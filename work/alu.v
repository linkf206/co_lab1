==> flow/design.v <==
`timescale 1ns/1ps
module alu(
           clk,            
           rst_n,          
           src1,           
           src2,           
           ALU_control,    
           result,         
           zero,           
           cout,           
           overflow        
           );
input           clk;
input           rst_n;
input  [32-1:0] src1;
input  [32-1:0] src2;
input   [4-1:0] ALU_control;
output [32-1:0] result;
output          zero;
output          cout;
output          overflow;
wire    [32-1:0] result;
wire             zero;
wire             cout;
wire             overflow;
parameter And = 4'b0000, Or  = 4'b0001, Add = 4'b0010,
          Sub = 4'b0110, Nor = 4'b1100, Slt = 4'b0111;
wire [31-1:0] t_cout;                                  
wire [32-1:0] cin;									   
wire          set;									   
reg   [3-1:0] operation;
reg  [32-1:0] r_src1, r_src2;                          
reg           cin0;                                    
assign cin = t_cout << 1;							   
assign zero = ~(| result);							   
always@( posedge clk or negedge rst_n ) 
begin
	if(!rst_n) begin								   
		operation = 3'b000;
		r_src1 = 0;
		r_src2 = 0;
		cin0 = 0;
	end
	else begin
		case(ALU_control)
			And: 
			begin
				operation = 3'b001;
				cin0 = 0;
			end
			Or:  
			begin
				operation = 3'b010;
				cin0 = 0;
			end
			Add: 
			begin
				operation = 3'b011;
				cin0 = 0;
			end
			Sub: 
			begin
				operation = 3'b100;
				cin0 = 1;							   
			end
			Nor: 
			begin
				operation = 3'b101;
				cin0 = 0;
			end
			Slt: 
			begin
				operation = 3'b110;
				cin0 = 1;
			end
			default: operation = 3'b111;
		endcase
		r_src1 = src1;
		r_src2 = src2;
	end
end
genvar idx;
generate
	for (idx = 0; idx < 32; idx = idx + 1)
	begin: BLOCK
		if(idx == 0)								  
			begin
				alu_top alu_topI(				
					.src1(r_src1[idx]),
					.src2(r_src2[idx]),
					.less(set),
					.A_invert(~r_src1[idx]),
					.B_invert(~r_src2[idx]),
					.cin(cin0),
					.operation(operation),
					.result(result[idx]),
					.cout(t_cout[idx])
				);
			end
		else if(idx == 31)							  
			begin
				alu_bottom alu_bottomI(
					.src1(r_src1[idx]),
					.src2(r_src2[idx]),
					.less(1'b0),
					.A_invert(~r_src1[idx]),
					.B_invert(~r_src2[idx]),
					.cin(cin[idx]),
					.operation(operation),
					.result(result[idx]),
					.cout(cout),
					.set(set),
					.overflow(overflow)
				);
			end
		else										  
			begin
				alu_top alu_topI(
					.src1(r_src1[idx]),
					.src2(r_src2[idx]),
					.less(1'b0),
					.A_invert(~r_src1[idx]),
					.B_invert(~r_src2[idx]),
					.cin(cin[idx]),
					.operation(operation),
					.result(result[idx]),
					.cout(t_cout[idx])
				);
			end
	end
endgenerate
endmodule
`timescale 1ns/1ps
module alu_bottom(
			   src1,        
               src2,        
               less,        
               A_invert,    
               B_invert,    
               cin,         
               operation,   
               result,      
               cout,        
			   set,         
			   overflow     
               );
input         src1;
input         src2;
input         less;
input         A_invert;
input         B_invert;
input         cin;
input [3-1:0] operation;
output        result;
output        cout;
output        set;
output        overflow;
reg           result, cout, set, overflow;
parameter AND = 3'b001, 
          OR  = 3'b010,
          ADD = 3'b011,
		  SUB = 3'b100,
		  NOR = 3'b101,
		  SLT = 3'b110;
always@(*)
begin
	case(operation)
		AND: 
			begin
				result = src1 & src2;
				cout = 1'b0;
				set = 1'b0;
				overflow = 1'b0;
			end
		OR: 
			begin
				result = src1 | src2;
				cout = 1'b0;
				set = 1'b0;
				overflow = 1'b0;
			end
		ADD: 
			begin
				result = src1 ^ src2 ^ cin;
				cout = (src1 & src2) | (cin & (src1 | src2));
				set = 1'b0;
				overflow = (src1 ^ src2)? 1'b0:                             
				           (src1 ^ src2 ^ cin == src1)? 1'b0:               
						   1'b1;
			end
		SUB:                                                                
			begin
				result = src1 ^ B_invert ^ cin;
				cout = (src1 & B_invert) | (cin & (src1 | B_invert));
				set = 1'b0;
				overflow = (src1 ^ B_invert)? 1'b0:
				           (src1 ^ B_invert ^ cin == src1)? 1'b0:
						   1'b1;
			end
		NOR:
			begin
				result = A_invert & B_invert;
				cout = 1'b0;
				set = 1'b0;
				overflow = 1'b0;
			end
		SLT:
			begin
				result = less;
				cout = 1'b0;
				set = (src1 ^ src2)? ~(src1 < src2):                        
									 src1 ^ B_invert ^ cin;                 
				overflow = 1'b0;
			end
		default:
			begin
				result = 1'b0;
				cout = 1'b0;
				set = 1'b0;
				overflow = 1'b0;
			end
	endcase
end
endmodule
`timescale 1ns/1ps
module alu_top(
			   src1,        
               src2,        
               less,        
               A_invert,    
               B_invert,    
               cin,         
               operation,   
               result,      
               cout         
               );
input         src1;
input         src2;
input         less;
input         A_invert;
input         B_invert;
input         cin;
input [3-1:0] operation;                                                     
output        result;
output        cout;
reg           result, cout;
parameter AND = 3'b001, 
          OR  = 3'b010,
          ADD = 3'b011,
		  SUB = 3'b100,
		  NOR = 3'b101,
		  SLT = 3'b110;
always@(*)																	 
begin
	case(operation)
		AND: 
			begin
				result = src1 & src2;
				cout = 1'b0;
			end
		OR: 
			begin
				result = src1 | src2;
				cout = 1'b0;
			end
		ADD: 
			begin
				result = src1 ^ src2 ^ cin;
				cout = (src1 & src2) | (cin & (src1 | src2));
			end
		SUB:  																 
			begin
				result = src1 ^ B_invert ^ cin;
				cout = (src1 & B_invert) | (cin & (src1 | B_invert));
			end
		NOR:																 
			begin
				result = A_invert & B_invert;
				cout = 1'b0;
			end
		SLT:																 
			begin
				result = less;
				cout = (src1 & B_invert) | (cin & (src1 ^ B_invert));
			end
		default:
			begin
				result = 1'b0;
				cout = 1'b0;
			end
	endcase
end
endmodule
# From RTL to reports: alu
# What the tools print for alu, step after step.
# Lines are those of the file above, counted from 1.
# Cell names lack the library's common part.
# The mark n/a stands for no value.
# setup
design	alu
clk_port	clk
library	sky130hd
pvt_corner	tt_025C_1v80

# After elaboration
# Source: Yosys, flattened and elaborated, memories not mapped. Widths are those after wreduce. Registers that Yosys merges into a memory's read port (data or address) are not register bits. Print and check cells do not count. Equal cells are merged and count once.
# classes
cmp	1
n_eq	12
muxes	72
bitwise	546
n_reduce_logical	5
# op_table
op	n
bitwise AND 1 bit	191
OR 1 bit	159
parallel mux 1 bit (select 5 bit)	31
XOR 1 bit	130
parallel mux 1 bit (select 3 bit)	31
NOT 1 bit	66
OR reduction 32 bit	1
parallel mux 3 bit (select 6 bit)	1
equality test 3 bit with constant B	3
equality test 4 x 3 -> 1 bit with constant B	2
equality test 3 x 2 -> 1 bit with constant B	2
parallel mux 1 bit (select 6 bit)	1
parallel mux 1 bit (select 2 bit)	3
2-to-1 mux 1 bit	5
equality test 4 x 1 -> 1 bit with constant B	1
equality test 4 x 2 -> 1 bit with constant B	1
equality test 4 bit with constant B	1
logical NOT 4 bit	1
OR reduction 4 bit	1
equality test 3 x 1 -> 1 bit with constant B	1
nonzero test 2 bit	1
OR reduction 2 bit	1
less-than comparator 1 bit	1
equality test 1 bit	1
# word_totals
regBits	68
output_inout_bits	35

# Depth
# Yosys ltp: most cells in a row. Word level: on the elaborated netlist, between registers, memories and ports. Mapped: between sequential cells and ports; inverters and the memories' decode and read muxes count.
# depth
depth_word	100
ABC_AREA	0
mapped_depth	33
mapped_depth_nobuf	33

# After synthesis
# Yosys stat after the flow's synthesis: flattened, memories mapped to cells. It holds for the ABC_AREA given above (unset counts as 0); a run with the other value may have another netlist.
# Totals and module areas in this step are rounded.
# mapped
stdcells	927
mapped_area_um2	7600
seq_area_um2	1780
ff_cells	71
# by_type
cell	n
dfrtp_1	71
ha_1	126
inv_1	94
o21ai_0	70
nand2_1	87
a21oi_1	59
buf_4	33
nor2_1	60
o211ai_1	23
mux2i_1	17
xnor2_1	19
a221oi_1	16
a22oi_1	17
clkbuf_1	24
nor3_1	18
xor2_1	10
o2111ai_1	9
a21o_1	10
# Other cell types: 59; their cells: 164.
# By module: a second synthesis without flattening, with its own total; a netlist apart from the flattened one above.
# hier_totals
cells_unflattened	966
hier_area_um2	8020
# Each row is one instance without its submodules.
# by_module
module	instances	cells	mod_area_um2
alu_top	31	25	183
alu	1	160	2110
alu_bottom	1	31	249

# Timing after synthesis
# OpenSTA on the mapped netlist: ideal clock, no wires. The path of least setup slack (recovery checks aside). Input and output delay are each 20% of the period. Register names are those of the netlist, which keeps one name where synthesis merged equal registers.
# synth_timing
kind	reg-to-output
startpoint	register r_src2[0]
endpoint	output zero
tclk_ps	8280
output_delay_ps	1656
launch_ps	0
t_arrival_ps	7157
t_required_ps	6624
path_slack_ps	-533
path_delay_ps	7157
stages	34
period_less_setup_slack_ps	8813
# "path_delay_ps" = arrival - input delay + setup time.
# A path that ends at an output port has no setup time.
# "stages" counts driving pins, that of a launching flip-flop among them; a cell with two outputs on the path counts twice.
# "period_less_setup_slack_ps" = period - worst setup slack (recovery checks aside). The figure is calculated, with input and output delays left at 20% of the set period.
# synth_between
cell_sequence	dfrtp_1 inv_1 ha_1 nand2_1 a21oi_1 o211ai_1 o211ai_1 a21oi_1 o21ai_1 a211oi_2 o211ai_1 nand4_1 a211oi_1 o21ai_2 a21oi_1 a31oi_1 o21bai_2 a32oi_1 nor2_1 o21ai_1 a21oi_1 o21ai_0 inv_1 fa_1 a221oi_1 o21ai_0 or4_1 or4_1 or3_1 nor3_1 nand3_1 nor3_1 nand4b_1 nor4_2
cells_between	324
cone_classes	mux (64); logic (259); reduce/logical (1)
# synth_lines
item	line_no	text
start, declared	32	reg  [32-1:0] r_src1, r_src2;
start, assigned	41	r_src2 = 0;
start, assigned	79	r_src2 = src2;
end, declared	19	output          zero;
# No chain of elaborated cells between the ends is given.
# Some nets on the timed path still bear RTL names; the line given drives or declares the net.
# synth_nets
net	line_no	text
BLOCK[31].genblk1.genblk1.alu_bottomI.result	167	case(operation)

# Timing after layout
# From the final timing report of record 1: the path of least setup slack in the routed layout; clock arrival at registers is part of the times.
# The report prints the path's times to 10 ps; the period is as set.
# layout_timing
kind	reg-to-output
startpoint	register r_src1[0]
endpoint	output zero
tclk_ps	9250
output_delay_ps	1850
launch_ps	340
t_arrival_ps	8370
t_required_ps	7400
path_slack_ps	-970
stages	36
# layout_between
cell_sequence	dfrtp_1 ha_4 or2_1 o221ai_2 o21ai_1 a31oi_1 o211ai_1 buf_4 nor3_4 o221ai_4 o211ai_1 nand4_1 a211oi_2 o21ai_4 a2111oi_4 a211oi_2 o21bai_2 buf_6 a32oi_4 o211ai_1 nand3_1 a21oi_2 o21ai_2 inv_2 fa_2 a221oi_2 o21ai_2 or4_4 or4_4 or3_4 nor3_4 nand3_2 nor3_2 nand4b_1 nor4_2 buf_2
cells_between	324
cone_classes	mux (64); logic (259); reduce/logical (1)
# layout_lines
item	line_no	text
start, declared	32	reg  [32-1:0] r_src1, r_src2;
start, assigned	40	r_src1 = 0;
start, assigned	78	r_src1 = src1;
end, declared	19	output          zero;
# No chain of elaborated cells between the ends is given.
# Some nets on the timed path still bear RTL names; the line given drives or declares the net.
# layout_nets
net	line_no	text
BLOCK[31].genblk1.genblk1.alu_bottomI.result	167	case(operation)

# Measured data: module alu, platform sky130hd, 2 stored runs of the flow under differing settings, order arbitrary. Input and output delays are each 20% of the period that was set; the output load is 0.01 pF.
# "clock_period_reached_ps" is the run's clock period less its worst setup slack. It is reckoned from that one timing run; input and output delays stay at 20% of the period that was set.
# "fin_power_uw": no workload was simulated; the value follows from the tool's default switching activity.
# Values from the reports are rounded here.
# A setting shown as n/a is not set for that run.
run name	period_ns	CORE_UTILIZATION	PLACE_DENSITY_LB_ADDON	CORE_ASPECT_RATIO	GPL_TIMING_DRIVEN	SLEW_MARGIN	CAP_MARGIN	CORE_MARGIN	ys_area_um2	final_hold_ws_ps	final_util_pct	ws_setup_ps	fin_power_uw	clock_period_reached_ps	tns_ps	final_die_area_um2
record 1	9.25	62	0.0	1.61	0	40	20	2	7600	669	81.1	-965	1070	10215	-965	13200
record 2	12.9	40	n/a	n/a	n/a	20	20	2	7600	651	48.0	854	715	12046	0	20100
